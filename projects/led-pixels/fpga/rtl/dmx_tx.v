==> flow/design.v <==
module dmx_tx
(
	input	wire			rst_n,				 
	input	wire			clk,				 
	input	wire			baudEn,				 
	input	wire			avail,				 
	input	wire	[8:0]	data,				 
	output	reg				ack,				 
	output	reg				txd					 
);
localparam TXIDLE = 0, TXBRK = 1, TXMAB = 2, TXDAT = 3;
reg [1:0] txbusy;								 
reg [4:0] bitnum;								 
reg [3:0] ph;									 
reg	[9:0] txdata;								 
always @ (posedge clk or negedge rst_n)
begin
	if (!rst_n)
	begin
		ack <= 0;
		txd <= 1;
		txbusy <= 0;
		bitnum <= 0;
		ph <= 0;
		txdata <= 0;
	end
	else
	begin
		ack <= 0;
		if (baudEn)
		begin
			case (txbusy)
				TXIDLE: begin
					if (avail)
					begin
						ack <= 1;
						txd <= 0;
						bitnum <= 0;
						ph <= 0;
						txdata <= { 2'b11, data[7:0] };
						if (data[8])
						begin
							txbusy <= TXBRK;
						end
						else
						begin
							txbusy <= TXDAT;
						end
					end
				end
				TXBRK: begin
					ph <= ph + 1;
					if (ph == 15) 
					begin
						bitnum <= bitnum + 1;
						if (bitnum == 22)
						begin
							txd <= 1;
							bitnum <= 0;
							txbusy <= TXMAB;
						end
					end
				end
				TXMAB: begin
					ph <= ph + 1;
					if (ph == 15) 
					begin
						bitnum <= bitnum + 1;
					end
					if ((bitnum == 2) && (ph == 14))
					begin
						txbusy <= TXIDLE;
					end
				end
				TXDAT: begin
					ph <= ph + 1;
					if (ph == 15) 
					begin
						if (bitnum >= 10)
						begin
							if (avail)
							begin
								ack <= 1;
								txd <= 0;
								bitnum <= 0;
								ph <= 0;
								txdata <= { 2'b11, data[7:0] };
								if (data[8])
								begin
									txbusy <= TXBRK;
								end
								else
								begin
									txbusy <= TXDAT;
								end
							end
							else
							begin
								txd <= 1;
								bitnum <= 0;
								ph <= 0;
								txbusy <= TXIDLE;
							end
						end
						else
						begin
							txd <= txdata[0];
							txdata <= { 1'b1, txdata[9:1] };
							bitnum <= bitnum + 1;
							ph <= 0;
						end
					end
				end
			endcase
		end
	end
end
endmodule
# Tool chain data of dmx_tx
# Tool output for the design above, in the order of the flow.
# Lines are those of the file above, counted from 1.
# Cell names lack the library's common part.
# The mark n/a stands for no value.
[setup] top_module="dmx_tx" clock_port="clk" cell_library="sky130hd" lib_corner="tt_025C_1v80"

# Word-level counts
# Yosys after proc, flatten, opt, wreduce and memory -nomap, before mapping. Memory bits, and registers merged into a memory's read port (data or address), are not among the register bits. Print and check cells are not counted. Equal cells are merged and count once.
[classes] mux=35 n_reduce_logical=12 cmp=1 equal=14 add_sub_neg=2
[op_table] cell="10-bit two-way mux" n=3
[op_table] cell="5-bit two-way mux" n=6
[op_table] cell="10-bit parallel mux with 2-bit select" n=1
[op_table] cell="5-bit parallel mux with 4-bit select" n=1
[op_table] cell="2-bit two-way mux" n=8
[op_table] cell="2-bit inequality test (second input constant)" n=7
[op_table] cell="6-bit AND reduction" n=2
[op_table] cell="4-bit parallel mux with 3-bit select" n=1
[op_table] cell="1-bit two-way mux" n=10
[op_table] cell="4-bit == test (second input constant)" n=2
[op_table] cell="8-bit AND reduction" n=1
[op_table] cell="2-bit parallel mux with 4-bit select" n=1
[op_table] cell="4-bit two-way mux" n=2
[op_table] cell="3-bit AND reduction" n=2
[op_table] cell="3-bit nonzero test" n=2
[op_table] cell="5-bit by 1-bit adder with 5-bit output (second input constant)" n=1
[op_table] cell="5-bit by 2-bit == test with 1-bit output (second input constant)" n=1
[op_table] cell="5-bit by 4-bit >= comparator with 1-bit output (second input constant)" n=1
[op_table] cell="5-bit == test (second input constant)" n=1
[op_table] cell="2-bit == test (second input constant)" n=2
[op_table] cell="4-bit by 1-bit adder with 4-bit output (second input constant)" n=1
[op_table] cell="4-bit nonzero test" n=1
[op_table] cell="1-bit parallel mux with 3-bit select" n=1
[op_table] cell="2-bit by 1-bit == test with 1-bit output (second input constant)" n=1
[op_table] cell="2-bit zero test" n=1
[op_table] cell="2-bit nonzero test" n=1
[op_table] cell="2-bit OR reduction" n=1
[op_table] cell="1-bit parallel mux with 2-bit select" n=1
[op_table] cell="1-bit logical AND" n=1
[bits] reg_bits=23 inputBits=13 out_inout_bits=2 word_cells=70

# Depth
# Depth = most cells in a row (Yosys ltp): at word level without a register or memory, in the mapped netlist without a sequential cell, where the memories' decode and read muxes count.
[depth] depth_word=5 ABC_AREA=0 ltp_mapped=7 ltp_nobuf=6

# Mapped cells and area
# The flow's flattened synthesis, as Yosys stat reports it; memories are mapped. The netlist is that of the ABC_AREA named above (0 if unset); the other value can give another one.
[synth_totals] ffs=25 cell_count=133 mapped_area_um2=1519.0 sequential_area_um2=628.1 buffers=6
[by_type] type="dfrtp_1" n=23 area_total_um2=575.552
[by_type] type="mux2_4" n=13 area_total_um2=195.187
[by_type] type="dfstp_2" n=2 area_total_um2=52.55
[by_type] type="ha_1" n=4 area_total_um2=50.048
[by_type] type="buf_6" n=4 area_total_um2=45.043
[by_type] type="mux2_2" n=4 area_total_um2=45.043
[by_type] type="a22o_1" n=5 area_total_um2=43.792
[by_type] type="o21ai_0" n=7 area_total_um2=35.034
[by_type] type="inv_1" n=7 area_total_um2=26.275
[by_type] type="nand2_1" n=7 area_total_um2=26.275
[by_type] type="and3_1" n=4 area_total_um2=25.024
[by_type] type="nand2b_1" n=4 area_total_um2=25.024
[by_type] type="nand3_1" n=5 area_total_um2=25.024
[by_type] type="a211oi_1" n=3 area_total_um2=22.522
[by_type] type="o31ai_4" n=1 area_total_um2=21.27
[by_type] type="a32o_1" n=2 area_total_um2=20.019
[by_type] type="nand4_1" n=3 area_total_um2=18.768
[by_type] type="o21ai_4" n=1 area_total_um2=16.266
# Not listed: further types 25, cells in them 34.

# Timing after synthesis
# Path of least setup slack by OpenSTA after synthesis, without wires, with an ideal clock, recovery checks aside; 20% of the period is set as input and as output delay. Where synthesis merged equal registers, the netlist keeps one of their names.
[synth_timing] path_kind="register to register" startpoint="register bitnum[1]" endpoint="register txdata[2]" slack_ns=-0.144 delay_ns=1.854 t_first_pin_ns=0.000 t_required_ns=1.585 driving_pins=7 period_ns=1.71 t_arrival_ns=1.729 n_path_buf=1 setup_ns=0.125 synth_period_reached_ns=1.854
# "delay_ns" = arrival - input delay + setup time.
# "driving_pins": output pins that drive a net of the path, with the launching flip-flop's if there is one; two outputs of one cell count as two.
# "synth_period_reached_ns" = period - worst setup slack (recovery checks aside). The figure is calculated, with input and output delays left at 20% of the set period.
# The rows between start and end are the longest chain of elaborated cells between them; the timing report does not say that the signal goes this way. Where chains are equally long, one stands for them.
# A line is the first line of the expression or statement that the cell stems from. Yosys adds cells for indexed reads and writes and turns some case tables into memories.
# A register here has more assigning lines than the two given.
[synth_between] path_cell_list="dfrtp_1 > ha_1 > o31ai_4 > nand3_2 > buf_6 > mux2_4 > mux2_4" elab_chain_len=4 cone_cells=4 cone_lines=3 cone_classes="compare: 1; mux: 3"
[synth_rtl] element="from (decl)" line_no=13 source="reg [4:0] bitnum;"
[synth_rtl] element="from (assign)" line_no=55 source="bitnum <= bitnum + 1;"
[synth_rtl] element="from (assign)" line_no=68 source="bitnum <= bitnum + 1;"
[synth_rtl] element="5-bit by 4-bit >= comparator with 1-bit output" line_no=79 source="if (bitnum >= 10)"
[synth_rtl] element="10-bit two-way mux" line_no=79
[synth_rtl] element="10-bit two-way mux" line_no=77 source="if (ph == 15)"
[synth_rtl] element="10-bit parallel mux with 2-bit select" line_no=32 source="case (txbusy)"
[synth_rtl] element="to (assign)" line_no=40 source="txdata <= { 2'b11, data[7:0] };"
[synth_rtl] element="to (assign)" line_no=87 source="txdata <= { 2'b11, data[7:0] };"
[synth_rtl] element="to (decl)" line_no=15 source="reg [9:0] txdata;"

Ticket comment

Stored flow runs of dmx_tx (2 of them; Yosys, OpenROAD, sky130hd). They differ in their settings and are not a sequence. Constraints: input delay and output delay 20% of the set period each, output load 0.01 pF.
[stored run 1] settings: period_ns=1.32, CORE_UTILIZATION=64, SETUP_SLACK_MARGIN=-0.13, PLACE_DENSITY_LB_ADDON=0.02, HOLD_SLACK_MARGIN=0.06, CORE_MARGIN=6, CELL_PAD_IN_SITES_GLOBAL_PLACEMENT=0, CELL_PAD_IN_SITES_DETAIL_PLACEMENT=2, TNS_END_PERCENT=35, CTS_CLUSTER_SIZE=30, CTS_CLUSTER_DIAMETER=92, CAP_MARGIN=30, SLEW_MARGIN=30, MAX_ROUTING_LAYER=met5
[stored run 1] result: did not finish, placement stopped with DPL-0033
[stored run 2] settings: period_ns=3.5, CORE_UTILIZATION=57, PLACE_DENSITY=0.67, CORE_ASPECT_RATIO=1.39, CELL_PAD_IN_SITES_GLOBAL_PLACEMENT=3, TNS_END_PERCENT=80, GPL_TIMING_DRIVEN=0, GPL_ROUTABILITY_DRIVEN=0, MIN_ROUTING_LAYER=met1, MAX_ROUTING_LAYER=met5, CAP_MARGIN=20, CORE_MARGIN=2, SLEW_MARGIN=20
[stored run 2] result: did not finish, placement stopped with GPL-0301
